==> flow/design.v <==
module binary_counter_tc (CLK, CLK_ENA, RSTn, Q, LOADn, P , TC);
	parameter MODULE = 12500000;  
	parameter WIDTH  = 24;  
	input 						CLK, CLK_ENA, RSTn, LOADn;
	input 		[WIDTH-1:0] P;
	output						TC;
	output reg 	[WIDTH-1:0] Q;
always @ (posedge CLK)
	begin
		if ( !RSTn )
				begin
							Q <= 0;
				end	
		else if ( !LOADn)
							Q <= P;
			else if ( CLK_ENA)
				if ( Q == MODULE-1)
					begin
							Q <= 0;
					end
				else
					begin							
							Q <= Q + 1;
					end				
	end
	assign TC = (Q ==(MODULE-1))? CLK_ENA: 0;
endmodule
module sem_clocks(CLK, CLK_ENA, RSTn, SEM_LOADn, SEM_P, CUENTA, TC);
   input CLK, CLK_ENA, RSTn, SEM_LOADn;
	input [5:0] SEM_P;
	wire CLK_4;
	output [5:0] CUENTA;
	output TC;
	binary_counter_tc #(
	    .MODULE(12500000),
		 .WIDTH(24)
	  )
	  DIVISOR(
	    .CLK(CLK),
		 .CLK_ENA(CLK_ENA),
		 .RSTn(RSTn),
		 .Q(),
		 .LOADn(1),
		 .P(),
		 .TC(CLK_4)
	  );
	binary_counter_tc #(
	    .MODULE(55),
		 .WIDTH(6)
	  )
	  SEMAFOROS(
	    .CLK(CLK),
		 .CLK_ENA(CLK_4),
		 .RSTn(RSTn),
		 .Q(CUENTA),
		 .LOADn(SEM_LOADn),
		 .P(SEM_P),
		 .TC(TC),
	  );
endmodule
module sem_compara(
    input CLK, CLK_ENA,
	input RSTn, SEM_LOADn,
	input [5:0] SEM_P,
	output reg Rcars,   
	output reg Gcars,   
	output reg Rpedes,  
	output reg Gpedes   
);
	wire TC_CUENTA;
	wire [5:0] CUENTA;
	sem_clocks CONTADOR(
	  .CLK(CLK),
	  .CLK_ENA(CLK_ENA),
	  .RSTn(RSTn),
	  .SEM_LOADn(SEM_LOADn),
	  .SEM_P(SEM_P),
	  .CUENTA(CUENTA),
	  .TC(TC_CUENTA)
	);
always @ (posedge CLK)
	begin
		if (CUENTA == 6'd30)
		  begin
		    Rcars <= 1;
			 Gcars <= 1;
		  end
		else if (CUENTA == 6'd35)
		  begin
		    Rcars <= 1;
			 Gcars <= 0;
			Rpedes <= 0;
			Gpedes <= 1;
		  end
		else if (TC_CUENTA)
		  begin
		    Rcars <= 0;
			Gcars <= 1;
			Rpedes <= 1;
			Gpedes <= 0;
		  end
	end
endmodule
Step by step through the tools: sem_compara
What the tools print for sem_compara, step after step.
Line numbers count from 1 in the design file above.
Library cell names are shortened.
{"block": "inputs", "design": "sem_compara", "clock": "CLK", "lib": "sky130hd", "corner": "tt_025C_1v80"}

After elaboration
Yosys after proc, flatten, opt, wreduce and memory -nomap, before mapping. Memory bits, and registers merged into a memory's read port (data or address), are not among the register bits. Print and check cells are not counted. Equal cells are merged and count once.
{"block": "op_classes", "n_addsub": 2, "multipliers": 0, "div_mod_pow": 0, "n_cmp": 0, "n_eq": 5, "shift": 0, "n_mux": 9, "bitwise": 1, "reduce_logical": 3}
{"block": "op_table", "operator": "24-bit by 1-bit adder with 24-bit output with constant B", "n": 1}
{"block": "op_table", "operator": "24-bit equality test with constant B", "n": 1}
{"block": "op_table", "operator": "24-bit two-way mux", "n": 1}
{"block": "op_table", "operator": "6-bit two-way mux", "n": 3}
{"block": "op_table", "operator": "6-bit equality test with constant B", "n": 2}
{"block": "op_table", "operator": "6-bit by 1-bit adder with 6-bit output with constant B", "n": 1}
{"block": "op_table", "operator": "6-bit by 5-bit equality test with 1-bit output with constant B", "n": 1}
{"block": "op_table", "operator": "1-bit two-way mux", "n": 5}
{"block": "op_table", "operator": "2-bit by 1-bit != test with 1-bit output with constant B", "n": 1}
{"block": "op_table", "operator": "2-bit AND reduction", "n": 1}
{"block": "op_table", "operator": "2-bit nonzero test", "n": 1}
{"block": "op_table", "operator": "2-bit OR reduction", "n": 1}
{"block": "op_table", "operator": "1-bit inverter", "n": 1}
{"block": "bits", "ff_bits": 34, "latch_bits": 0, "ram_bits": 0, "rom_bits": 0, "clocked_rd_ports_x_width": 0, "mem_count": 0, "input_bits": 10, "out_inout_bits": 4, "wordCells": 26}

Longest topological paths
Yosys ltp: most cells in a row. Word level: on the elaborated netlist, between registers, memories and ports. Mapped: between sequential cells and ports; inverters and the memories' decode and read muxes count.
{"block": "depth", "ltp_word": 5, "ABC_AREA": 0, "mapped_depth": 8, "mapped_depth_nobuf": 7}

After synthesis
Source: synth_stat.txt of the flow (Yosys; design flattened, memories mapped). It holds for the ABC_AREA given above (unset counts as 0); a run with the other value may have another netlist.
Totals and module areas in this step are rounded.
{"block": "mapped", "mapped_cells": 190, "yosys_area_mm2": 0.001583, "seq_area_mm2": 0.0007007, "ff_cells": 34, "buf_cells": 6}
{"block": "types", "cell_type": "dfxtp_1", "n": 32, "type_area_um2": 640.614}
{"block": "types", "cell_type": "xnor2_1", "n": 16, "type_area_um2": 140.134}
{"block": "types", "cell_type": "nor2_1", "n": 35, "type_area_um2": 131.376}
{"block": "types", "cell_type": "nand2_1", "n": 17, "type_area_um2": 63.811}
{"block": "types", "cell_type": "edfxtp_1", "n": 2, "type_area_um2": 60.058}
{"block": "types", "cell_type": "o21ai_0", "n": 11, "type_area_um2": 55.053}
{"block": "types", "cell_type": "nand3_1", "n": 9, "type_area_um2": 45.043}
{"block": "types", "cell_type": "xor2_1", "n": 5, "type_area_um2": 43.792}
{"block": "types", "cell_type": "ha_1", "n": 3, "type_area_um2": 37.536}
{"block": "types", "cell_type": "nand4_1", "n": 6, "type_area_um2": 37.536}
{"block": "types", "cell_type": "nor3_1", "n": 7, "type_area_um2": 35.034}
{"block": "types", "cell_type": "a31oi_1", "n": 5, "type_area_um2": 31.28}
{"block": "types", "cell_type": "mux2i_1", "n": 3, "type_area_um2": 30.029}
{"block": "types", "cell_type": "or4_1", "n": 4, "type_area_um2": 30.029}
{"block": "types", "cell_type": "inv_1", "n": 7, "type_area_um2": 26.275}
{"block": "types", "cell_type": "a21oi_1", "n": 4, "type_area_um2": 20.019}
{"block": "types", "cell_type": "and3_1", "n": 3, "type_area_um2": 18.768}
{"block": "types", "cell_type": "nor4_1", "n": 3, "type_area_um2": 18.768}
Not listed: further types 14, cells in them 18.
The figures by module come from a second, unflattened synthesis with its own total; it is not the netlist above.
{"block": "unflattened", "cells_unflattened": 245, "area_unflattened_mm2": 0.001991}
Rows give one instance, submodules left out.
{"block": "by_module", "mod": "binary_counter_tc", "n_inst": 1, "cells": 179, "area_mm2": 0.00142, "seq_area_mm2": 0.0004805}
{"block": "by_module", "mod": "binary_counter_tc", "n_inst": 1, "cells": 51, "area_mm2": 0.0003916, "seq_area_mm2": 0.0001201}
{"block": "by_module", "mod": "sem_compara", "n_inst": 1, "cells": 14, "area_mm2": 0.0001752, "seq_area_mm2": 0.0001001}
{"block": "by_module", "mod": "sem_clocks", "n_inst": 1, "cells": 1, "area_mm2": 0.0000038, "seq_area_mm2": 0}

Path before layout
Path of least setup slack by OpenSTA after synthesis, without wires, with an ideal clock, recovery checks aside; 20% of the period is set as input and as output delay. Where synthesis merged equal registers, the netlist keeps one of their names.
{"block": "synth_path", "path_type": "input-to-reg", "start": "input CLK_ENA", "end": "register CONTADOR.SEMAFOROS.Q[5]", "period_ns": 2.98, "input_delay_ns": 0.596, "setup_ns": 0.074, "t_first_pin_ns": 0.596, "arrival_ns": 2.161, "required_ns": 2.906, "path_slack_ns": 0.745, "delay_ns": 1.639, "driving_pins": 6, "n_path_buf": 1, "period_less_setup_slack_ns": 2.235}
"delay_ns" = arrival - input delay + setup time.
"driving_pins" counts driving pins, that of a launching flip-flop among them; a cell with two outputs on the path counts twice.
"period_less_setup_slack_ns" is the clock period less the worst setup slack; recovery checks do not enter. This is arithmetic on one report: input and output delays are still those of the set period (20% each).
The rows between start and end are the longest chain of elaborated cells between them; the timing report does not say that the signal goes this way. Where chains are equally long, one stands for them.
A line is the first line of the expression or statement that the cell stems from. Yosys adds cells for indexed reads and writes and turns some case tables into memories.
A register here has more assigning lines than the two given.
{"block": "synth_between", "cell_sequence": "and4_1 nand4_1 or4_1 buf_2 or4b_1 a31oi_1", "elab_chain_cells": 3, "cells_between": 4, "lines_between": 3, "cone_classes": "1 x eq/ne; 3 x mux"}
{"block": "synth_lines", "element": "from (decl)", "line_no": 62, "text": "input CLK, CLK_ENA,"}
{"block": "synth_lines", "element": "1-bit two-way mux", "line_no": 26, "text": "assign TC = (Q ==(MODULE-1))? CLK_ENA: 0;"}
{"block": "synth_lines", "element": "6-bit two-way mux", "line_no": 16, "text": "else if ( CLK_ENA)"}
{"block": "synth_lines", "element": "6-bit two-way mux", "line_no": 14, "text": "else if ( !LOADn)"}
{"block": "synth_lines", "element": "to (assign)", "line_no": 15, "text": "Q <= P;"}
{"block": "synth_lines", "element": "to (assign)", "line_no": 23, "text": "Q <= Q + 1;"}
{"block": "synth_lines", "element": "to (decl)", "line_no": 7, "text": "output reg [WIDTH-1:0] Q;"}

Timing after layout
Path of least setup slack in the final report of job 1 (OpenROAD, finished layout, wires in). Where an end is a register, its clock arrival counts in the times.
{"block": "layout_path", "path_type": "reg-to-reg", "start": "register CONTADOR.DIVISOR.Q[1]", "end": "register CONTADOR.SEMAFOROS.Q[1]", "period_ns": 1.39, "setup_ns": 0.14, "t_first_pin_ns": 0.36, "arrival_ns": 2.35, "required_ns": 1.61, "path_slack_ns": -0.74, "driving_pins": 9, "n_path_buf": 2}
The rows between start and end are the longest chain of elaborated cells between them; the timing report does not say that the signal goes this way. Where chains are equally long, one stands for them.
A register here has more assigning lines than the two given.
{"block": "layout_between", "cell_sequence": "dfxtp_2 ha_4 and4_1 nand4_1 buf_4 nor4_1 buf_4 mux2i_1 a21oi_1", "elab_chain_cells": 4, "cells_between": 5, "cone_classes": "2 x eq/ne; 3 x mux"}
{"block": "layout_lines", "element": "from (decl)", "line_no": 7, "text": "output reg [WIDTH-1:0] Q;"}
{"block": "layout_lines", "element": "from (assign)", "line_no": 12, "text": "Q <= 0;"}
{"block": "layout_lines", "element": "from (assign)", "line_no": 23, "text": "Q <= Q + 1;"}
{"block": "layout_lines", "element": "24-bit equality test", "line_no": 26, "text": "assign TC = (Q ==(MODULE-1))? CLK_ENA: 0;"}
{"block": "layout_lines", "element": "1-bit two-way mux", "line_no": 26}
{"block": "layout_lines", "element": "6-bit two-way mux", "line_no": 16, "text": "else if ( CLK_ENA)"}
{"block": "layout_lines", "element": "6-bit two-way mux", "line_no": 14, "text": "else if ( !LOADn)"}
{"block": "layout_lines", "element": "to (assign)", "line_no": 15, "text": "Q <= P;"}
{"block": "layout_lines", "element": "to (assign)", "line_no": 23}
{"block": "layout_lines", "element": "to (decl)", "line_no": 7}

--- measured runs ---
Below are 2 stored runs of the flow (Yosys, OpenROAD; platform sky130hd) on sem_compara, each with its settings and what was measured, unordered. Constraints: input delay and output delay 20% of the set period each, output load 0.01 pF.
"clock_period_reached_ns" is the run's clock period less its worst setup slack. It is reckoned from that one timing run; input and output delays stay at 20% of the period that was set.
"worst_path_time_ns": the worst setup path's part of the clock period (all of it between registers, 20% less for each end at a port) less its slack. A launch clock that arrives late makes it longer, a capture clock that arrives late makes it shorter.
"design_power_mw" rests on the timing tool's default activity at the inputs, not on a simulated workload.
Measured values are rounded.

Job 1
==> flow/run.sh <==
#!/bin/bash
# the make line also repeats the synthesis and layout settings of config.mk as NAME=value (left out here)
make -C /OpenROAD-flow-scripts/flow DESIGN_CONFIG=/design/flow/config.mk WORK_HOME=/design/flow/orfs CLKGATE_MAP_FILE= finish
==> flow/config.mk <==
export PLATFORM = sky130hd
export DESIGN_NAME = sem_compara
export DESIGN_NICKNAME = sem_compara
export VERILOG_FILES = /design/flow/design.v
export SDC_FILE = /design/flow/constraint.sdc
export NUM_CORES = 4
export LEC_CHECK = 0
export CAP_MARGIN = 20
export CORE_MARGIN = 2
export CORE_UTILIZATION = 53
export CTS_CLUSTER_DIAMETER = 44
export GPL_ROUTABILITY_DRIVEN = 1
export HOLD_SLACK_MARGIN = -0.09
export PLACE_DENSITY = 0.75
export SLEW_MARGIN = 20
==> flow/constraint.sdc <==
create_clock -name core_clock -period 1.39 [get_ports {CLK}]
set_input_delay 0.2780 -clock core_clock [delete_from_list [all_inputs] [get_ports {CLK}]]
set_output_delay 0.2780 -clock core_clock [all_outputs]
set_load 0.01 [all_outputs]

==> results of job 1, as JSON <==
{
  "die_mm2": 0.003439,
  "ws_setup_ns": -0.741,
  "clock_period_reached_ns": 2.131,
  "worst_path_time_ns": 2.13,
  "worstPathKind": "reg-to-reg",
  "post_synth_area_mm2": 0.001583,
  "design_power_mw": 1.866,
  "timing.setup.tns_ns": -18.76,
  "layout_utilization_pct": 85.4
}

Job 2
==> flow/run.sh <==
#!/bin/bash
# the make line also repeats the synthesis and layout settings of config.mk as NAME=value (left out here)
make -C /OpenROAD-flow-scripts/flow DESIGN_CONFIG=/design/flow/config.mk WORK_HOME=/design/flow/orfs CLKGATE_MAP_FILE= finish
==> flow/config.mk <==
export PLATFORM = sky130hd
export DESIGN_NAME = sem_compara
export DESIGN_NICKNAME = sem_compara
export VERILOG_FILES = /design/flow/design.v
export SDC_FILE = /design/flow/constraint.sdc
export NUM_CORES = 4
export LEC_CHECK = 0
export CAP_MARGIN = 20
export CORE_MARGIN = 2
export CORE_UTILIZATION = 68
export CTS_CLUSTER_DIAMETER = 346
export GPL_TIMING_DRIVEN = 1
export MAX_ROUTING_LAYER = met4
export SLEW_MARGIN = 10
export TNS_END_PERCENT = 85
==> flow/constraint.sdc <==
create_clock -name core_clock -period 3.34 [get_ports {CLK}]
set_input_delay 0.6680 -clock core_clock [delete_from_list [all_inputs] [get_ports {CLK}]]
set_output_delay 0.6680 -clock core_clock [all_outputs]
set_load 0.01 [all_outputs]

==> results of job 2, as JSON <==
{
  "die_mm2": 0.00273,
  "ws_setup_ns": 0.558,
  "clock_period_reached_ns": 2.782,
  "worst_path_time_ns": 2.11,
  "worstPathKind": "input-to-reg",
  "post_synth_area_mm2": 0.001583,
  "design_power_mw": 0.7018,
  "timing.setup.tns_ns": 0.000,
  "layout_utilization_pct": 80.9
}
--- end ---
